==> flow/design.v <==
 module shift_register(
    input [31:0]in,              
    input shift,   
    input load,              
    input reset_n,
    input clk,          	
    output reg out         
  );
reg [31:0]shift_register;
reg shiftnextbit;
always_ff @(posedge clk, negedge reset_n)
	if(~reset_n) begin
		shift_register <= 1'b0;
		out <= 1'b0;
		shiftnextbit <= 1'b0;
	end else if(load) begin
		shift_register <= in;
	end else if(shift)begin
		out <= shift_register[0];
		shiftnextbit <= 1'b1;
	end else if(shiftnextbit)begin
		shift_register <= shift_register>>1;
		shiftnextbit <= 1'b0;
	end
endmodule
# ---- Reports on shift_register
# The steps from the RTL of shift_register to its reports follow in flow order.
# Lines are those of the file above, counted from 1.
# Operators carry their Yosys type and port widths (W data, S select, Z words).
# Library cell names are shortened.
# The mark - stands for no value.
dict set report inputs {
  design {shift_register}
  clock_port {clk}
  library {sky130hd}
  lib_corner {tt_025C_1v80}
}

# ---- Word-level counts
# Source: Yosys, flattened and elaborated, memories not mapped. Widths are those after wreduce. Registers that Yosys merges into a memory's read port (data or address) are not register bits. Print and check cells do not count. Equal cells are merged and count once.
dict set report bits {
  out_inout_bits 1
  inputBits 36
  word_cells 12
  ff_bits 34
}
dict set report op_classes {
  n_logic 1
  n_mux 4
  reduce_logical 3
  eq_ne 1
}
# op n
set op_table {}
lappend op_table {{$mux W32} 3}
lappend op_table {{$reduce_and A2 Y1} 2}
lappend op_table {{$ne A2 B1 Y1 const B} 1}
lappend op_table {{$reduce_bool A2 Y1} 1}
lappend op_table {{$not A1 Y1} 1}
lappend op_table {{$mux W1} 1}

# ---- Depth
# Depth = most cells in a row (Yosys ltp): at word level without a register or memory, in the mapped netlist without a sequential cell, where the memories' decode and read muxes count.
dict set report logic_depth {
  word_depth 3
  abc_area 0
  depth_mapped 4
  ltp_nobuf 2
}

# ---- Mapped cells and area
# The flow's flattened synthesis, as Yosys stat reports it; memories are mapped. The netlist is that of the ABC_AREA named above (0 if unset); the other value can give another one.
# The area totals of this step are shown rounded.
dict set report synth_totals {
  flip_flops 34
  cells 153
  n_buf 19
  mapped_area_um2 1870
  sequential_area_um2 851
}
# type n type_area_um2
set types {}
lappend types {dfrtp_1 34 850.816}
lappend types {a221o_1 31 310.298}
lappend types {and4bb_1 24 300.288}
lappend types {nor2b_1 32 200.192}
lappend types {and4bb_2 4 50.048}
lappend types {buf_2 9 45.043}
lappend types {clkbuf_1 9 33.782}
lappend types {nor4bb_1 3 30.029}
lappend types {nand2b_1 2 12.512}
lappend types {mux2_2 1 11.261}
lappend types {a22o_1 1 8.758}
lappend types {nand2_1 2 7.507}
lappend types {clkbuf_2 1 5.005}

# ---- Path before layout
# Source: OpenSTA report_checks on the synthesized netlist (no wires, ideal clock, input and output delay 20% of the period each), path of least setup slack; recovery checks are left aside. Register names are those of the netlist, which keeps one name where synthesis merged equal registers.
dict set report synth_path {
  path_type {flip-flop to flip-flop}
  from {reg shiftnextbit}
  to {reg shift_register[25]}
  path_buffers 1
  period_ps 1100
  setup_time_ps 126
  launch_ps 0
  stages 4
  required_time_ps 974
  setup_slack_ps -35
  t_arrival_ps 1009
  delay_ps 1135
  synth_period_reached_ps 1135
}
# "delay_ps" is the arrival time less input delay plus setup time.
# "stages" counts driving pins, that of a launching flip-flop among them; a cell with two outputs on the path counts twice.
# "synth_period_reached_ps" = period - worst setup slack (recovery checks aside). The figure is calculated, with input and output delays left at 20% of the set period.
# Between the ends stands the longest chain of elaborated cells between them, by number of cells; it is not shown to be the way that was timed. Of several equally long chains one is given.
# Each line given opens the expression or statement behind the cell; cells for indexed reads and writes are added by Yosys, which also makes memories of some case tables.
# At most two assigning lines are given for a register; there are more.
dict set report synth_via {
  cell_sequence {dfrtp_1 > clkbuf_1 > and4bb_2 > a221o_1}
  elab_chain_cells 3
  cells_between 5
  lines_between 3
  classes_between {3 x mux; 2 x reduce/logical}
}
# item line
set synth_rtl {}
lappend synth_rtl {{from (decl)} 10} ;# reg shiftnextbit;
lappend synth_rtl {{from (assign)} 15} ;# shiftnextbit <= 1'b0;
lappend synth_rtl {{from (assign)} 20} ;# shiftnextbit <= 1'b1;
lappend synth_rtl {{$mux W32} 21} ;# end else if(shiftnextbit)begin
lappend synth_rtl {{$mux W32} 18} ;# end else if(shift)begin
lappend synth_rtl {{$mux W32} 16} ;# end else if(load) begin
lappend synth_rtl {{to (assign)} 17} ;# shift_register <= in;
lappend synth_rtl {{to (assign)} 22} ;# shift_register <= shift_register>>1;
lappend synth_rtl {{to (decl)} 9} ;# reg [31:0]shift_register;

# ---- Path in the finished layout
# Path of least setup slack in the final report of entry A (OpenROAD, finished layout, wires in). Where an end is a register, its clock arrival counts in the times.
# The path's times are printed in steps of 10 ps; the period is the one set.
dict set report layout_path {
  path_type {flip-flop to flip-flop}
  from {reg shiftnextbit}
  to {reg shift_register[27]}
  path_buffers 1
  setup_time_ps 110
  t_arrival_ps 1500
  setup_slack_ps -350
  launch_ps 350
  period_ps 912
  stages 4
  required_time_ps 1150
}
# Between the ends stands the longest chain of elaborated cells between them, by number of cells; it is not shown to be the way that was timed. Of several equally long chains one is given.
# At most two assigning lines are given for a register; there are more.
dict set report layout_via {
  cell_sequence {dfrtp_2 > buf_12 > and4bb_2 > a221o_1}
  elab_chain_cells 3
  cells_between 5
  lines_between 3
  classes_between {3 x mux; 2 x reduce/logical}
}
# item line
set layout_rtl {}
lappend layout_rtl {{from (decl)} 10} ;# reg shiftnextbit;
lappend layout_rtl {{from (assign)} 15} ;# shiftnextbit <= 1'b0;
lappend layout_rtl {{from (assign)} 20} ;# shiftnextbit <= 1'b1;
lappend layout_rtl {{$mux W32} 21} ;# end else if(shiftnextbit)begin
lappend layout_rtl {{$mux W32} 18} ;# end else if(shift)begin
lappend layout_rtl {{$mux W32} 16} ;# end else if(load) begin
lappend layout_rtl {{to (assign)} 17} ;# shift_register <= in;
lappend layout_rtl {{to (assign)} 22} ;# shift_register <= shift_register>>1;
lappend layout_rtl {{to (decl)} 9} ;# reg [31:0]shift_register;

# Top module shift_register; platform sky130hd; tools Yosys and OpenROAD; 2 stored runs in no particular order. Input and output delays are each 20% of the period that was set; the output load is 0.01 pF.
# "timing.achieved_period_ps": clock period set for the run, less the worst setup slack. It is reckoned from that one timing run; input and output delays stay at 20% of the period that was set.
# "worstPathTime_ps": the worst setup path's part of the clock period (all of it between registers, 20% less for each end at a port) less its slack. A launch clock that arrives late makes it longer, a capture clock that arrives late makes it shorter.
# By "final_power_uw" is meant OpenSTA's value without simulated activity: inputs other than the clock are taken to toggle once in ten clock periods, and the tool carries that through the logic.
# "worstPathTime_ps" is given in steps of 10 ps.
# The results are shown rounded.
run="entry A" settings period_ns=0.912 CORE_UTILIZATION=57 SETUP_SLACK_MARGIN=0.21 PLACE_DENSITY_LB_ADDON=0.27 TNS_END_PERCENT=65 GPL_TIMING_DRIVEN=1 GPL_ROUTABILITY_DRIVEN=0 MIN_ROUTING_LAYER="met2" CAP_MARGIN=20 CORE_MARGIN=2 SLEW_MARGIN=20
run="entry A" results synthArea_um2=1870 stdcell_area_um2=2440 worstPathTime_ps=1260 worst_path_kind="flip-flop to flip-flop" die_area_um2=3750 setup_worst_slack_ps=-348 final_power_uw=3470 final_util_pct=79.4 setup_tns_ps=-9950 timing.achieved_period_ps=1260
run="entry B" settings period_ns=0.933 CAP_MARGIN=20 CORE_MARGIN=2 CORE_UTILIZATION=40 SLEW_MARGIN=20
run="entry B" results synthArea_um2=1870 stdcell_area_um2=2480 worstPathTime_ps=1190 worst_path_kind="flip-flop to flip-flop" die_area_um2=5230 setup_worst_slack_ps=-258 final_power_uw=3510 final_util_pct=56.3 setup_tns_ps=-7620 timing.achieved_period_ps=1191
